==> flow/design.v <==
`timescale 1ns / 1ps
module processing_element (
    input  wire clk,
    input  wire rst_n,
    input  wire en,
    input  wire load_weight,
    input  wire signed [7:0]  ifmap_in,
    input  wire signed [23:0] psum_in,
    input  wire signed [7:0]  weight_in,
    output reg  signed [7:0]  ifmap_out,
    output reg  signed [23:0] psum_out,
    output reg  signed [7:0]  weight_out
);
    reg signed [7:0] internal_weight;
    wire [8:0] booth_y = {ifmap_in, 1'b0};
    wire signed [15:0] M       = {{8{internal_weight[7]}}, internal_weight};
    wire signed [15:0] neg_M   = -M;
    wire signed [15:0] M_2     = M << 1;
    wire signed [15:0] neg_M_2 = neg_M << 1;
    reg signed [15:0] pp [0:3];
    integer i;
    always @(*) begin
        for (i = 0; i < 4; i = i + 1) begin
            case (booth_y[2*i +: 3])
                3'b000, 3'b111: pp[i] = 16'd0;
                3'b001, 3'b010: pp[i] = M << (2*i);
                3'b011:         pp[i] = M_2 << (2*i);
                3'b100:         pp[i] = neg_M_2 << (2*i);
                3'b101, 3'b110: pp[i] = neg_M << (2*i);
                default:        pp[i] = 16'd0;
            endcase
        end
    end
    wire [15:0] wallace_sum;
    wire [15:0] wallace_carry;
    genvar j;
    generate
        for (j = 0; j < 16; j = j + 1) begin : compressor_4to2
            wire w_xor1 = pp[0][j] ^ pp[1][j];
            wire w_xor2 = pp[2][j] ^ pp[3][j];
            assign wallace_sum[j]   = w_xor1 ^ w_xor2;
            assign wallace_carry[j] = (w_xor1 & w_xor2) | (~w_xor1 & pp[3][j]); 
        end
    endgenerate
    wire signed [15:0] product;
    assign product = wallace_sum + (wallace_carry << 1);
    always @(posedge clk or negedge rst_n) begin
        if (!rst_n) begin
            internal_weight <= 8'd0;
            weight_out      <= 8'd0;
            ifmap_out       <= 8'd0;
            psum_out        <= 24'd0;
        end else if (en) begin
            ifmap_out <= ifmap_in;
            if (load_weight) begin
                internal_weight <= weight_in;
                weight_out      <= weight_in;
                psum_out        <= psum_in;  
            end else begin
                psum_out <= psum_in + {{8{product[15]}}, product};
            end
        end
    end
endmodule
* Step by step through the tools: processing_element
The steps from the RTL of processing_element to its reports follow in flow order.
Line numbers count from 1 in the design file above.
Operators: Yosys type, input widths -> output width; for muxes data width and select width s.
Cell names lack the library's common part.
Not given: -
- Top :: processing_element
- Clock :: clk
- Cell library :: sky130hd
- Library corner :: tt_025C_1v80

* Elaborated design
Counts by Yosys on the flattened word-level netlist (proc, flatten, opt, wreduce). Print and check cells are left out. Cells with the same type and inputs are merged into one.
- Add/subtract/negate cells :: 3
- Eq/ne operators :: 24
- Muxes and demuxes :: 5
- Bitwise logic cells :: 108
- Reductions and logical operators :: 14
** Operators with widths (count)
- $pmux 16 s5 :: 3
- $pmux 16 s4 :: 1
- $xor 1x1->1 :: 48
- $eq 3x3->1 const B :: 12
- $and 1x1->1 :: 30
- $add 24x24->24 :: 1
- $mux 24 :: 1
- $reduce_or 2->1 :: 9
- $eq 3x2->1 const B :: 6
- $add 16x16->16 :: 1
- $neg 8->16 :: 1
- $or 1x1->1 :: 15
- $not 1->1 :: 15
- $logic_not 3->1 :: 4
- $eq 3x1->1 const B :: 3
- $eq 2x2->1 const B :: 2
- $eq 2x1->1 const B :: 1
- $reduce_and 2->1 :: 1
- Flip-flop bits (word level) :: 40
- Bits of input ports :: 44
- Output and inout port bits :: 40
- Cells after elaboration :: 157

* Logic depth
Yosys ltp: most cells in a row. Word level: on the elaborated netlist, between registers, memories and ports. Mapped: between sequential cells and ports; inverters and the memories' decode and read muxes count.
- Depth after elaboration :: 10
- ABC_AREA :: 0
- Mapped depth :: 34

* Mapped cells and area
The flow's flattened synthesis, as Yosys stat reports it; memories are mapped. The netlist is that of the ABC_AREA named above (0 if unset); the other value can give another one.
Totals and module areas in this step are rounded.
** Cells by type
- dfrtp_1 :: count 40, total area 1000.96 sq um
- ha_1 :: count 38, total area 475.456 sq um
- xnor2_1 :: count 47, total area 411.645 sq um
- a21oi_1 :: count 72, total area 360.346 sq um
- xor2_1 :: count 31, total area 271.51 sq um
- nor2_1 :: count 66, total area 247.738 sq um
- nand2_1 :: count 60, total area 225.216 sq um
- o21ai_0 :: count 44, total area 220.211 sq um
- mux2_2 :: count 19, total area 213.955 sq um
- mux2i_1 :: count 12, total area 120.115 sq um
- a21o_1 :: count 15, total area 112.608 sq um
- clkbuf_1 :: count 27, total area 101.347 sq um
- o21a_1 :: count 10, total area 75.072 sq um
- clkbuf_8 :: count 5, total area 68.816 sq um
- nor3_1 :: count 13, total area 65.062 sq um
- a221oi_1 :: count 7, total area 61.309 sq um
- inv_1 :: count 15, total area 56.304 sq um
- or3_1 :: count 9, total area 56.304 sq um
Not listed: further types 50, cells in them 124.
- Mapped cells :: 654
- Synthesis area :: 5100 sq um
- Sequential area :: 1000 sq um
- Flip-flop cells :: 40

* Worst setup path after synthesis
Source: OpenSTA report_checks on the synthesized netlist (no wires, ideal clock, input and output delay 20% of the period each), path of least setup slack; recovery checks are left aside. Register names are those of the netlist, which keeps one name where synthesis merged equal registers.
- Path kind :: input -> register
- From :: input port ifmap_in[1]
- To :: register psum_out[23]
- Clock period :: 8500 ps
- External input delay :: 1700 ps
- Library setup time :: 82 ps
- Time at the first pin :: 1700 ps
- Arrival time :: 7222 ps
- Path slack :: 1196 ps
- Delay of the path :: 5604 ps
- Stages :: 27
- Path buffers :: 4
- Synthesis period reached :: 7304 ps
"delay of the path" is the arrival time less input delay plus setup time.
"stages" counts driving pins, that of a launching flip-flop among them; a cell with two outputs on the path counts twice.
"synthesis period reached" = period - worst setup slack (recovery checks aside). The figure is calculated, with input and output delays left at 20% of the set period.
The rows between start and end are the longest chain of elaborated cells between them; the timing report does not say that the signal goes this way. Where chains are equally long, one stands for them.
A line is the first line of the expression or statement that the cell stems from. Yosys adds cells for indexed reads and writes and turns some case tables into memories.
At most two assigning lines are given for a register; there are more.
- Cell sequence :: clkbuf_8 clkbuf_1 clkbuf_1 clkbuf_1 mux2i_1 o22ai_1 xor2_1 ha_1 ha_1 fa_1 a21oi_1 nor2_1 nor2_1 o21ai_0 nor4_1 o41ai_1 xnor3_2 ha_1 a21o_1 a21oi_1 o21ai_0 or3_1 o22a_1 a31oi_1 xor2_1 or3_1 a31oi_1
- Length of the longest elaborated chain :: 10
- Elaborated cells between the ends (all ways) :: 112
- Source lines of those cells :: 7
** RTL lines, path after synthesis
- from (decl) :: RTL line 7 : input  wire signed [7:0]  ifmap_in,
- $eq 3x3->1 :: RTL line 24 : case (booth_y[2*i +: 3])
- $reduce_or 2->1 :: RTL line 24
- $pmux 16 s5 :: RTL line 24
- $xor 1x1->1 :: RTL line 39 : wire w_xor1 = pp[0][j] ^ pp[1][j];
- $not 1->1 :: RTL line 42 : assign wallace_carry[j] = (w_xor1 & w_xor2) | (~w_xor1 & pp[3][j]);
- $and 1x1->1 :: RTL line 42
- $or 1x1->1 :: RTL line 42
- $add 16x16->16 :: RTL line 46
- $add 24x24->24 :: RTL line 60
- $mux 24 :: RTL line 55 : if (load_weight) begin
- to (assign) :: RTL line 58 : psum_out        <= psum_in;
- to (assign) :: RTL line 60
- to (decl) :: RTL line 11 : output reg  signed [23:0] psum_out,

* Path in the finished layout
From the final timing report of run 1: the path of least setup slack in the routed layout; clock arrival at registers is part of the times.
The path's times are printed in steps of 10 ps; the period is the one set.
- Path kind :: input -> register
- From :: input port ifmap_in[1]
- To :: register psum_out[23]
- Clock period :: 8560 ps
- External input delay :: 1710 ps
- Library setup time :: 70 ps
- Time at the first pin :: 1710 ps
- Arrival time :: 8210 ps
- Path slack :: 560 ps
- Stages :: 26
- Path buffers :: 2
The rows between start and end are the longest chain of elaborated cells between them; the timing report does not say that the signal goes this way. Where chains are equally long, one stands for them.
At most two assigning lines are given for a register; there are more.
- Cell sequence :: clkdlybuf4s50_1 buf_4 and2b_1 o21ai_0 o21ai_0 xnor2_1 nand2_1 xnor2_1 ha_1 inv_1 nor2_1 nor2_1 o21ai_0 nor4_1 o41ai_1 xnor3_2 ha_1 a21o_1 a21oi_1 o21ai_0 or3_1 o22a_1 a31oi_1 xor2_1 or3_1 a31oi_1
- Length of the longest elaborated chain :: 10
- Elaborated cells between the ends (all ways) :: 112
- Source lines of those cells :: 7
** RTL lines, path post-layout
- from (decl) :: RTL line 7 : input  wire signed [7:0]  ifmap_in,
- $eq 3x3->1 :: RTL line 24 : case (booth_y[2*i +: 3])
- $reduce_or 2->1 :: RTL line 24
- $pmux 16 s5 :: RTL line 24
- $xor 1x1->1 :: RTL line 39 : wire w_xor1 = pp[0][j] ^ pp[1][j];
- $not 1->1 :: RTL line 42 : assign wallace_carry[j] = (w_xor1 & w_xor2) | (~w_xor1 & pp[3][j]);
- $and 1x1->1 :: RTL line 42
- $or 1x1->1 :: RTL line 42
- $add 16x16->16 :: RTL line 46
- $add 24x24->24 :: RTL line 60
- $mux 24 :: RTL line 55 : if (load_weight) begin
- to (assign) :: RTL line 58 : psum_out        <= psum_in;
- to (assign) :: RTL line 60
- to (decl) :: RTL line 11 : output reg  signed [23:0] psum_out,

Data sheet: physical implementation of processing_element

Module processing_element, platform sky130hd: 2 stored runs of the flow (Yosys, OpenROAD) with differing settings, in no particular order. Input and output delays are each 20% of the period that was set; the output load is 0.01 pF.
"clock period reached" is the run's clock period less its worst setup slack. It is reckoned from that one timing run; input and output delays stay at 20% of the period that was set.
"power consumption": no workload was simulated; the value follows from the tool's default switching activity.
The measured numbers are rounded.

** Run 1
- Settings :: period_ns=8.56; CAP_MARGIN=20; CORE_MARGIN=2; CORE_UTILIZATION=40; SLEW_MARGIN=20
- Mapped cell area after synthesis :: 5100 sq um
- Setup slack of the critical path :: 560 ps
- Power consumption :: 2.5 mW
- Clock period reached :: 7997 ps
- Die area :: 14000 sq um
- Post-route worst hold slack :: 490 ps
- Area of the standard cells in the finished layout :: 6300 sq um
- Final setup TNS :: 0 ps

** Run 2
- Settings :: period_ns=12.6; CORE_UTILIZATION=71; SETUP_SLACK_MARGIN=3.1; PLACE_DENSITY_LB_ADDON=0.2; HOLD_SLACK_MARGIN=0.05; CORE_ASPECT_RATIO=0.62; CORE_MARGIN=3; CELL_PAD_IN_SITES_GLOBAL_PLACEMENT=2; CELL_PAD_IN_SITES_DETAIL_PLACEMENT=2; TNS_END_PERCENT=65; GPL_TIMING_DRIVEN=0; CAP_MARGIN=0; MIN_ROUTING_LAYER=met2; SLEW_MARGIN=20
- Outcome :: no final report: placement broke off with FLW-0024
