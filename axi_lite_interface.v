==> flow/design.v <==
module axi_lite_interface #
(
    parameter integer C_S_AXI_DATA_WIDTH = 32,
    parameter integer C_S_AXI_ADDR_WIDTH = 6
)
(
    input wire  clk,
    input wire  rst_n,
    input wire [C_S_AXI_ADDR_WIDTH-1 : 0] awaddr,
    input wire  awvalid,
    output reg  awready,
    input wire [C_S_AXI_DATA_WIDTH-1 : 0] wdata,
    input wire  wvalid,
    output reg  wready,
    output reg [1 : 0] bresp,
    output reg  bvalid,
    input wire  bready,
    input wire [C_S_AXI_ADDR_WIDTH-1 : 0] araddr,
    input wire  arvalid,
    output reg  arready,
    output reg [C_S_AXI_DATA_WIDTH-1 : 0] rdata,
    output reg [1 : 0] rresp,
    output reg  rvalid,
    input wire  rready,
    output reg [31:0] reg_ctrl,
    output reg [31:0] reg_m_size,
    output reg [31:0] reg_k_size,
    output reg [31:0] reg_n_size,
    output reg [31:0] reg_wgt_base,  
    output reg [31:0] reg_inp_base,  
    input wire [31:0] reg_status
);
    always @(posedge clk or negedge rst_n) begin
        if (!rst_n) begin
            awready <= 0; wready <= 0; bvalid <= 0;
            reg_ctrl <= 0; 
            reg_m_size <= 16; reg_k_size <= 16; reg_n_size <= 16;
            reg_wgt_base <= 0; reg_inp_base <= 0;
        end else begin
            if (~awready && awvalid && wvalid) begin
                awready <= 1; wready <= 1;
                case (awaddr[5:2])
                    4'h0: reg_ctrl     <= wdata;
                    4'h2: reg_m_size   <= wdata;
                    4'h3: reg_k_size   <= wdata;
                    4'h4: reg_n_size   <= wdata;
                    4'h5: reg_wgt_base <= wdata;
                    4'h6: reg_inp_base <= wdata;
                endcase
            end else begin
                awready <= 0; wready <= 0;
                if (reg_ctrl[0]) reg_ctrl[0] <= 0;
            end
            if (awready && wready) begin
                bvalid <= 1;
            end else if (bready && bvalid) begin
                bvalid <= 0;
            end
        end
    end
    always @(posedge clk or negedge rst_n) begin
        if (!rst_n) begin
            arready <= 0; rvalid <= 0; rdata <= 0;
        end else begin
            if (~arready && arvalid) begin
                arready <= 1;
                rvalid <= 1;
                case (araddr[5:2])
                    4'h0: rdata <= reg_ctrl;
                    4'h1: rdata <= reg_status;
                    4'h2: rdata <= reg_m_size;
                    4'h3: rdata <= reg_k_size;
                    4'h4: rdata <= reg_n_size;
                    default: rdata <= 0;
                endcase
            end else begin
                arready <= 0;
                if (rvalid && rready) rvalid <= 0;
            end
        end
    end
endmodule
# Step by step through the tools: axi_lite_interface
# The steps from the RTL of axi_lite_interface to its reports follow in flow order.
# Line numbers count from 1 in the design file above.
# Library cell names are shortened.
design:
  top: "axi_lite_interface"
  clock: "clk"
  lib: "sky130hd"
  pvt_corner: "tt_025C_1v80"

# Word level
# Yosys after proc, flatten, opt, wreduce and memory -nomap, before mapping. Memory bits, and registers merged into a memory's read port (data or address), are not among the register bits. Print and check cells are not counted. Equal cells are merged and count once.
classes:
  eq_ne: 10
  muxes: 9
  n_logic: 2
  n_reduce_logical: 15
ops:
  columns: ["operator", "count"]
  rows:
  - ["32-bit parallel mux with 5-bit select", 1]
  - ["4-bit by 2-bit == test with 1-bit output (second input constant)", 4]
  - ["4-bit by 3-bit == test with 1-bit output (second input constant)", 4]
  - ["2-bit AND reduction", 6]
  - ["4-bit logical NOT", 2]
  - ["1-bit 2-to-1 mux", 8]
  - ["1-bit logical AND", 5]
  - ["2-bit nonzero test", 2]
  - ["4-bit by 1-bit == test with 1-bit output (second input constant)", 1]
  - ["1-bit NOT", 2]
  - ["2-bit by 1-bit inequality test with 1-bit output (second input constant)", 1]
bits:
  regBits: 228
  in_bits: 83
  output_inout_bits: 233
  word_cells: 48

# Longest topological paths
# Yosys ltp: most cells in a row. Word level: on the elaborated netlist, between registers, memories and ports. Mapped: between sequential cells and ports; inverters and the memories' decode and read muxes count.
logic_depth:
  ltp_word: 4
  abc_area: 0
  ltp_mapped: 8
  ltp_nobuf: 4

# Mapped cells and area
# Source: synth_stat.txt of the flow (Yosys; design flattened, memories mapped). It holds for the ABC_AREA given above (unset counts as 0); a run with the other value may have another netlist.
# The area totals of this step are shown rounded.
by_type:
  columns: ["cell", "count", "type_area_um2"]
  rows:
  - ["dfrtp_1", 225, 5630.4]
  - ["mux2_2", 184, 2.07E+03]
  - ["mux2i_1", 48, 480.461]
  - ["mux2_1", 16, 180.173]
  - ["o22ai_1", 23, 143.888]
  - ["nand2_1", 35, 131.376]
  - ["buf_6", 11, 123.869]
  - ["a21oi_1", 23, 115.11]
  - ["o21ai_0", 20, 100.096]
  - ["buf_2", 18, 90.086]
  - ["a222oi_1", 8, 80.077]
  - ["dfstp_2", 3, 78.826]
  - ["buf_4", 10, 75.072]
  - ["a22o_1", 8, 70.067]
  - ["o21ai_1", 14, 70.067]
  - ["clkbuf_1", 8, 30.029]
  - ["nor2_1", 7, 26.275]
  - ["nor4b_4", 1, 23.773]
# Other cell types: 20; their cells: 27.
synth_totals:
  cells: 689
  synth_area_um2: 9729
  ffs: 228

# Worst setup path after synthesis
# Path of least setup slack by OpenSTA after synthesis, without wires, with an ideal clock, recovery checks aside; 20% of the period is set as input and as output delay. Where synthesis merged equal registers, the netlist keeps one of their names.
synth_timing:
  kind: "flip-flop to flip-flop"
  start: "register (name not given)"
  end: "register reg_inp_base[10]"
  period_ns: 1.74
  setup_ns: 0.125
  t_first_pin_ns: 0.000
  t_arrival_ns: 1.562
  required_time_ns: 1.615
  slack_ns: 0.053
  path_delay_ns: 1.687
  path_stages: 5
  n_path_buf: 1
  period_less_setup_slack_ns: 1.687
# "path_delay_ns" is the arrival time less input delay plus setup time.
# "path_stages": output pins that drive a net of the path, with the launching flip-flop's if there is one; two outputs of one cell count as two.
# "period_less_setup_slack_ns" is the clock period less the worst setup slack; recovery checks do not enter. This is arithmetic on one report: input and output delays are still those of the set period (20% each).
# The rows between start and end are the longest chain of elaborated cells between them; the timing report does not say that the signal goes this way. Where chains are equally long, one stands for them.
# Each line given opens the expression or statement behind the cell; cells for indexed reads and writes are added by Yosys, which also makes memories of some case tables.
synth_via:
  path_cell_list: "dfrtp_1 > nand3b_4 > nor4b_4 > buf_6 > mux2_2"
  elab_chain_cells: 4
  cells_between: 4
  classes_between: "1 x logic; 3 x reduce/logical"
synth_lines:
  columns: ["element", "line_no", "source"]
  rows:
  - ["1-bit NOT", 40, "if (~awready && awvalid && wvalid) begin"]
  - ["1-bit logical AND (2 in a row)", 40, null]
  - ["2-bit AND reduction", null, null]
  - ["end, assigned", 38, "reg_wgt_base <= 0; reg_inp_base <= 0;"]
  - ["end, assigned", 48, "4'h6: reg_inp_base <= wdata;"]
  - ["end, declared", 30, "output reg [31:0] reg_inp_base,"]

# Timing after layout
# From the final timing report of run 1: the path of least setup slack in the routed layout; clock arrival at registers is part of the times.
layout_timing:
  kind: "flip-flop to flip-flop"
  start: "register (name not given)"
  end: "register reg_m_size[7]"
  period_ns: 1.54
  setup_ns: 0.12
  t_first_pin_ns: 0.49
  t_arrival_ns: 2.19
  required_time_ns: 1.92
  slack_ns: -0.27
  path_stages: 8
  n_path_buf: 3
# The rows between start and end are the longest chain of elaborated cells between them; the timing report does not say that the signal goes this way. Where chains are equally long, one stands for them.
layout_via:
  path_cell_list: "dfrtp_1 > nand3b_4 > buf_4 > inv_1 > nand4_1 > buf_6 > buf_12 > mux2_1"
  elab_chain_cells: 4
  cells_between: 4
  classes_between: "1 x logic; 3 x reduce/logical"
layout_lines:
  columns: ["element", "line_no", "source"]
  rows:
  - ["1-bit NOT", 40, "if (~awready && awvalid && wvalid) begin"]
  - ["1-bit logical AND (2 in a row)", 40, null]
  - ["2-bit AND reduction", null, null]
  - ["end, assigned", 37, "reg_m_size <= 16; reg_k_size <= 16; reg_n_size <= 16;"]
  - ["end, assigned", 44, "4'h2: reg_m_size   <= wdata;"]
  - ["end, declared", 26, "output reg [31:0] reg_m_size,"]

## Implementation results

Flow measurements of axi_lite_interface on sky130hd: 2 stored runs with different settings, listed in no order. Input and output delays are each 20% of the period that was set; the output load is 0.01 pF.
"achievedPeriod_ns" is the run's clock period less its worst setup slack. It is reckoned from that one timing run; input and output delays stay at 20% of the period that was set.
"worst_path_ns": the worst setup path's part of the clock period (all of it between registers, 20% less for each end at a port) less its slack. A launch clock that arrives late makes it longer, a capture clock that arrives late makes it shorter.
"total_power_w" is the tool's figure for a default switching activity; nothing was simulated.
The measured numbers are rounded.

--- run 1 ---
==> flow/run.sh <==
#!/bin/bash
# the make line also repeats the synthesis and layout settings of config.mk as NAME=value (left out here)
make -C /OpenROAD-flow-scripts/flow DESIGN_CONFIG=/design/flow/config.mk WORK_HOME=/design/flow/orfs CLKGATE_MAP_FILE= finish
==> flow/config.mk <==
export PLATFORM = sky130hd
export DESIGN_NAME = axi_lite_interface
export DESIGN_NICKNAME = axi_lite_interface
export VERILOG_FILES = /design/flow/design.v
export SDC_FILE = /design/flow/constraint.sdc
export NUM_CORES = 4
export LEC_CHECK = 0
export CAP_MARGIN = 15
export CORE_ASPECT_RATIO = 0.61
export CORE_MARGIN = 2
export CORE_UTILIZATION = 49
export CTS_CLUSTER_SIZE = 60
export GPL_ROUTABILITY_DRIVEN = 1
export MIN_ROUTING_LAYER = met1
export PLACE_DENSITY = 0.94
export SETUP_SLACK_MARGIN = -0.14
export SLEW_MARGIN = 20
==> flow/constraint.sdc <==
create_clock -name core_clock -period 1.54 [get_ports {clk}]
set_input_delay 0.3080 -clock core_clock [delete_from_list [all_inputs] [get_ports {clk}]]
set_output_delay 0.3080 -clock core_clock [all_outputs]
set_load 0.01 [all_outputs]

==> results, as YAML <==
results:
  final_util_pct: 75.3
  worst_path_ns: 1.81
  critical_path_kind: "flip-flop to flip-flop"
  finish.stdcell_area_um2: 14740
  dieArea_um2: 21030
  tns_ns: -29.10
  setup_worst_slack_ns: -0.267
  yosys_chip_area_um2: 9729
  achievedPeriod_ns: 1.807
  total_power_w: 0.01725

--- run 2 ---
==> flow/run.sh <==
#!/bin/bash
# the make line also repeats the synthesis and layout settings of config.mk as NAME=value (left out here)
make -C /OpenROAD-flow-scripts/flow DESIGN_CONFIG=/design/flow/config.mk WORK_HOME=/design/flow/orfs CLKGATE_MAP_FILE= finish
==> flow/config.mk <==
export PLATFORM = sky130hd
export DESIGN_NAME = axi_lite_interface
export DESIGN_NICKNAME = axi_lite_interface
export VERILOG_FILES = /design/flow/design.v
export SDC_FILE = /design/flow/constraint.sdc
export NUM_CORES = 4
export LEC_CHECK = 0
export ABC_AREA = 0
export CAP_MARGIN = 10
export CORE_MARGIN = 10
export CORE_UTILIZATION = 67
export GPL_TIMING_DRIVEN = 1
export HOLD_SLACK_MARGIN = 0.04
export MIN_ROUTING_LAYER = met2
export PLACE_DENSITY_LB_ADDON = 0.17
export SETUP_SLACK_MARGIN = 0.29
export SLEW_MARGIN = 30
==> flow/constraint.sdc <==
create_clock -name core_clock -period 3.04 [get_ports {clk}]
set_input_delay 0.6080 -clock core_clock [delete_from_list [all_inputs] [get_ports {clk}]]
set_output_delay 0.6080 -clock core_clock [all_outputs]
set_load 0.01 [all_outputs]

==> results, as YAML <==
outcome: "stopped before the end: clock tree synthesis reported DPL-0033"
