==> flow/design.v <==
module dma_controller #
(
    parameter integer C_M_AXI_ADDR_WIDTH = 32,
    parameter integer C_M_AXI_DATA_WIDTH = 32
)
(
    input wire  clk,
    input wire  rst_n,
    input wire  start,
    input wire [C_M_AXI_ADDR_WIDTH-1:0] base_addr,
    input wire [31:0] transfer_length,  
    output reg  done,
    output reg  [C_M_AXI_DATA_WIDTH-1:0] stream_data,
    output reg  stream_valid,
    output reg [C_M_AXI_ADDR_WIDTH-1:0] m_axi_araddr,
    output wire [7:0] m_axi_arlen,    
    output wire [2:0] m_axi_arsize,   
    output wire [1:0] m_axi_arburst,  
    output reg  m_axi_arvalid,
    input  wire m_axi_arready,
    input  wire [C_M_AXI_DATA_WIDTH-1:0] m_axi_rdata,
    input  wire m_axi_rlast,
    input  wire m_axi_rvalid,
    output reg  m_axi_rready
);
    assign m_axi_arlen   = 8'd255;  
    assign m_axi_arsize  = 3'b010;  
    assign m_axi_arburst = 2'b01;   
    reg [31:0] words_transferred;
    localparam S_IDLE = 0, S_ADDR = 1, S_READ = 2, S_DONE = 3;
    reg [1:0] state;
    always @(posedge clk or negedge rst_n) begin
        if (!rst_n) begin
            state <= S_IDLE;
            m_axi_arvalid <= 0;
            m_axi_rready <= 0;
            done <= 0;
            words_transferred <= 0;
            stream_valid <= 0;
        end else begin
            case (state)
                S_IDLE: begin
                    done <= 0;
                    if (start) begin
                        m_axi_araddr <= base_addr;
                        words_transferred <= 0;
                        state <= S_ADDR;
                    end
                end
                S_ADDR: begin
                    m_axi_arvalid <= 1;
                    if (m_axi_arvalid && m_axi_arready) begin
                        m_axi_arvalid <= 0;
                        m_axi_rready <= 1;  
                        state <= S_READ;
                    end
                end
                S_READ: begin
                    stream_valid <= 0;
                    if (m_axi_rvalid && m_axi_rready) begin
                        stream_data <= m_axi_rdata;
                        stream_valid <= 1;
                        words_transferred <= words_transferred + 1;
                        if (words_transferred == (transfer_length - 1)) begin
                            m_axi_rready <= 0;
                            state <= S_DONE;
                        end else if (m_axi_rlast) begin
                            m_axi_araddr <= m_axi_araddr + 1024;  
                            state <= S_ADDR; 
                        end
                    end
                end
                S_DONE: begin
                    done <= 1;
                    state <= S_IDLE;
                end
            endcase
        end
    end
endmodule
==> Step by step through the tools: dma_controller <==
Tool output for the design above, in the order of the flow.
Line numbers count from 1 in the design file above.
Cell names lack the library's common part.
{ "inputs": {"top_module": "dma_controller", "clk_port": "clk", "library": "sky130hd", "pvt_corner": "tt_025C_1v80"} }

==> Word level <==
Yosys after proc, flatten, opt, wreduce and memory -nomap, before mapping. Memory bits, and registers merged into a memory's read port (data or address), are not among the register bits. Print and check cells are not counted. Equal cells are merged and count once.
{ "word_totals": {"output_inout_bits": 81, "register_bits": 102, "input_bits": 102, "elab_cells": 55} }
{ "classes": {"add_sub_neg": 3, "reduce_and_logical": 12, "muxes": 21, "equal": 11} }
{ "ops": {"columns": ["cell", "count"], "rows": [
  ["32-bit 2-to-1 mux", 6],
  ["32-bit parallel mux with 2-bit select", 2],
  ["32-bit by 1-bit adder with 32-bit output (second input constant)", 1],
  ["32-bit by 1-bit subtractor with 32-bit output (second input constant)", 1],
  ["32-bit by 11-bit adder with 32-bit output (second input constant)", 1],
  ["32-bit equality test", 1],
  ["2-bit inequality test (second input constant)", 6],
  ["2-bit 2-to-1 mux", 5],
  ["2-bit parallel mux with 4-bit select", 1],
  ["2-bit nonzero test", 3],
  ["3-bit AND reduction", 2],
  ["6-bit AND reduction", 1],
  ["5-bit AND reduction", 1],
  ["1-bit 2-to-1 mux", 5],
  ["2-bit equality test (second input constant)", 2],
  ["4-bit AND reduction", 1],
  ["4-bit nonzero test", 1],
  ["1-bit parallel mux with 2-bit select", 2],
  ["3-bit inequality test (second input constant)", 1],
  ["1-bit logical AND", 2],
  ["2-bit by 1-bit equality test with 1-bit output (second input constant)", 1],
  ["2-bit logical NOT", 1]
]} }

==> Depth <==
Longest topological path by Yosys (ltp), each cell counted once; first at word level (registers and memories cut), then after technology mapping (sequential cells cut; the memories' decode and read muxes count).
{ "logic_depth": {"word_depth": 5, "abc_area": 0, "mapped_depth": 11, "depth_no_buf": 10} }

==> Mapped cells and area <==
Source: synth_stat.txt of the flow (Yosys; design flattened, memories mapped). It holds for the ABC_AREA given above (unset counts as 0); a run with the other value may have another netlist.
Totals and module areas in this step are rounded.
{ "types": {"columns": ["cell", "count", "type_area_um2"], "rows": [
  ["edfxtp_1", 64, 1.92E+03],
  ["dfrtp_1", 39, 975.936],
  ["xnor2_1", 43, 376.611],
  ["xor2_1", 38, 332.819],
  ["nor2_1", 73, 274.013],
  ["nand2_1", 51, 191.434],
  ["a21oi_1", 36, 180.173],
  ["nand3_1", 24, 120.115],
  ["and3_1", 19, 118.864],
  ["nor4_1", 16, 100.096],
  ["buf_4", 13, 97.594],
  ["nor2b_1", 13, 81.328],
  ["nor3_1", 15, 75.072],
  ["o21ai_0", 14, 70.067],
  ["clkbuf_1", 18, 67.565],
  ["or3_1", 10, 62.56],
  ["nand4_1", 9, 56.304],
  ["or4_4", 5, 56.304]
]} }
Other cell types: 43; their cells: 97.
{ "synth_totals": {"mapped_area_um2": 5890, "seq_area_um2": 2920, "ffs": 104, "cells": 597, "buf_cells": 36} }

==> Timing after synthesis <==
Path of least setup slack by OpenSTA after synthesis, without wires, with an ideal clock, recovery checks aside; 20% of the period is set as input and as output delay. Where synthesis merged equal registers, the netlist keeps one of their names.
{ "synth_timing": {"path_type": "input -> register", "from": "in transfer_length[5]", "to": "reg m_axi_araddr[10]", "delay_ns": 3.831, "input_delay_ns": 1.958, "driving_pins": 10, "arrival_time_ns": 5.373, "t_first_pin_ns": 1.958, "setup_time_ns": 0.416, "period_ns": 9.79, "path_slack_ns": 4.001, "period_less_setup_slack_ns": 5.789} }
"delay_ns" is the arrival time less input delay plus setup time.
"driving_pins": output pins that drive a net of the path, with the launching flip-flop's if there is one; two outputs of one cell count as two.
"period_less_setup_slack_ns" is the clock period less the worst setup slack; recovery checks do not enter. This is arithmetic on one report: input and output delays are still those of the set period (20% each).
The rows between start and end are the longest chain of elaborated cells between them; the timing report does not say that the signal goes this way. Where chains are equally long, one stands for them.
A line is the first line of the expression or statement that the cell stems from. Yosys adds cells for indexed reads and writes and turns some case tables into memories.
Only ways into the end's enable, where the timed path ends, are counted here.
{ "synth_between": {"cell_sequence": "buf_2 > or4_4 > or4_4 > buf_6 > or4_4 > xor2_1 > a211oi_1 > or4b_1 > o41ai_1 > a21oi_1", "elab_chain_cells": 4} }
{ "synth_lines": {"columns": ["element", "line", "source"], "rows": [
  ["from (decl)", 11, "input wire [31:0] transfer_length,"],
  ["32-bit by 1-bit subtractor with 32-bit output", 64, "if (words_transferred == (transfer_length - 1)) begin"],
  ["32-bit equality test", 64, null],
  ["2-bit inequality test", null, null],
  ["6-bit AND reduction", null, null],
  ["to (assign)", 45, "m_axi_araddr <= base_addr;"],
  ["to (assign)", 68, "m_axi_araddr <= m_axi_araddr + 1024;"],
  ["to (decl)", 15, "output reg [C_M_AXI_ADDR_WIDTH-1:0] m_axi_araddr,"]
]} }

==> Timing after layout <==
From the final timing report of run A: the path of least setup slack in the routed layout; clock arrival at registers is part of the times.
{ "layout_timing": {"path_type": "input -> register", "from": "in transfer_length[9]", "to": "reg m_axi_araddr[19]", "arrival_time_ns": 4.18, "t_first_pin_ns": 0.77, "period_ns": 3.85, "setup_time_ns": 0.27, "driving_pins": 11, "input_delay_ns": 0.77, "path_slack_ns": -0.23} }
The rows between start and end are the longest chain of elaborated cells between them; the timing report does not say that the signal goes this way. Where chains are equally long, one stands for them.
Only ways into the end's enable, where the timed path ends, are counted here.
{ "layout_between": {"cell_sequence": "buf_6 > or4_4 > or4_4 > or4_4 > buf_4 > xor2_1 > a211oi_2 > or4b_4 > o41ai_4 > buf_6 > a21oi_4", "elab_chain_cells": 4} }
{ "layout_lines": {"columns": ["element", "line", "source"], "rows": [
  ["from (decl)", 11, "input wire [31:0] transfer_length,"],
  ["32-bit by 1-bit subtractor with 32-bit output", 64, "if (words_transferred == (transfer_length - 1)) begin"],
  ["32-bit equality test", 64, null],
  ["2-bit inequality test", null, null],
  ["6-bit AND reduction", null, null],
  ["to (assign)", 45, "m_axi_araddr <= base_addr;"],
  ["to (assign)", 68, "m_axi_araddr <= m_axi_araddr + 1024;"],
  ["to (decl)", 15, "output reg [C_M_AXI_ADDR_WIDTH-1:0] m_axi_araddr,"]
]} }

Appendix: measured runs

Settings and measured results of 2 stored flow runs for module dma_controller (sky130hd), not sorted in any way. The constraints put input and output delay at 20% of the set period each and load the outputs with 0.01 pF.
By "achieved clock period" is meant the clock period of the run minus its worst setup slack. This is arithmetic on one report: input and output delays are still those of the set period (20% each).
"time used up by the worst setup path" = time allowed to the worst setup path (clock period - input delay - output delay, where it has them) - its slack; a late launch clock adds to it, a late capture clock takes from it.
"total power of the final layout" is the tool's figure for a default switching activity; nothing was simulated.
The measured numbers are rounded.

==> run A: settings <==
{ "period_ns": 3.85, "CORE_UTILIZATION": 33, "SETUP_SLACK_MARGIN": 0.84, "PLACE_DENSITY_LB_ADDON": 0.25, "CELL_PAD_IN_SITES_DETAIL_PLACEMENT": 2, "GPL_ROUTABILITY_DRIVEN": 0, "CTS_CLUSTER_DIAMETER": 294, "CAP_MARGIN": 35, "MIN_ROUTING_LAYER": "met1", "CORE_MARGIN": 2, "SLEW_MARGIN": 20 }
==> run A: results <==
post-synthesis cell area: 5890 um^2
achieved clock period: 4.083 ns
die size: 18900 um^2
standard-cell area after layout: 8900 um^2
total power of the final layout: 2550 µW
time used up by the worst setup path: 3.31 ns
worst setup path kind: input -> register
lowest setup slack: -0.233 ns
total negative slack on setup checks: -5.13 ns
post-route utilization: 0.513

==> run B: settings <==
{ "period_ns": 6.43, "CORE_UTILIZATION": 71, "SETUP_SLACK_MARGIN": -0.16, "PLACE_DENSITY_LB_ADDON": 0.01, "HOLD_SLACK_MARGIN": 0.28, "GPL_ROUTABILITY_DRIVEN": 0, "CAP_MARGIN": 35, "CORE_MARGIN": 2, "SLEW_MARGIN": 20 }
==> run B: results <==
did not finish, placement stopped with FLW-0024
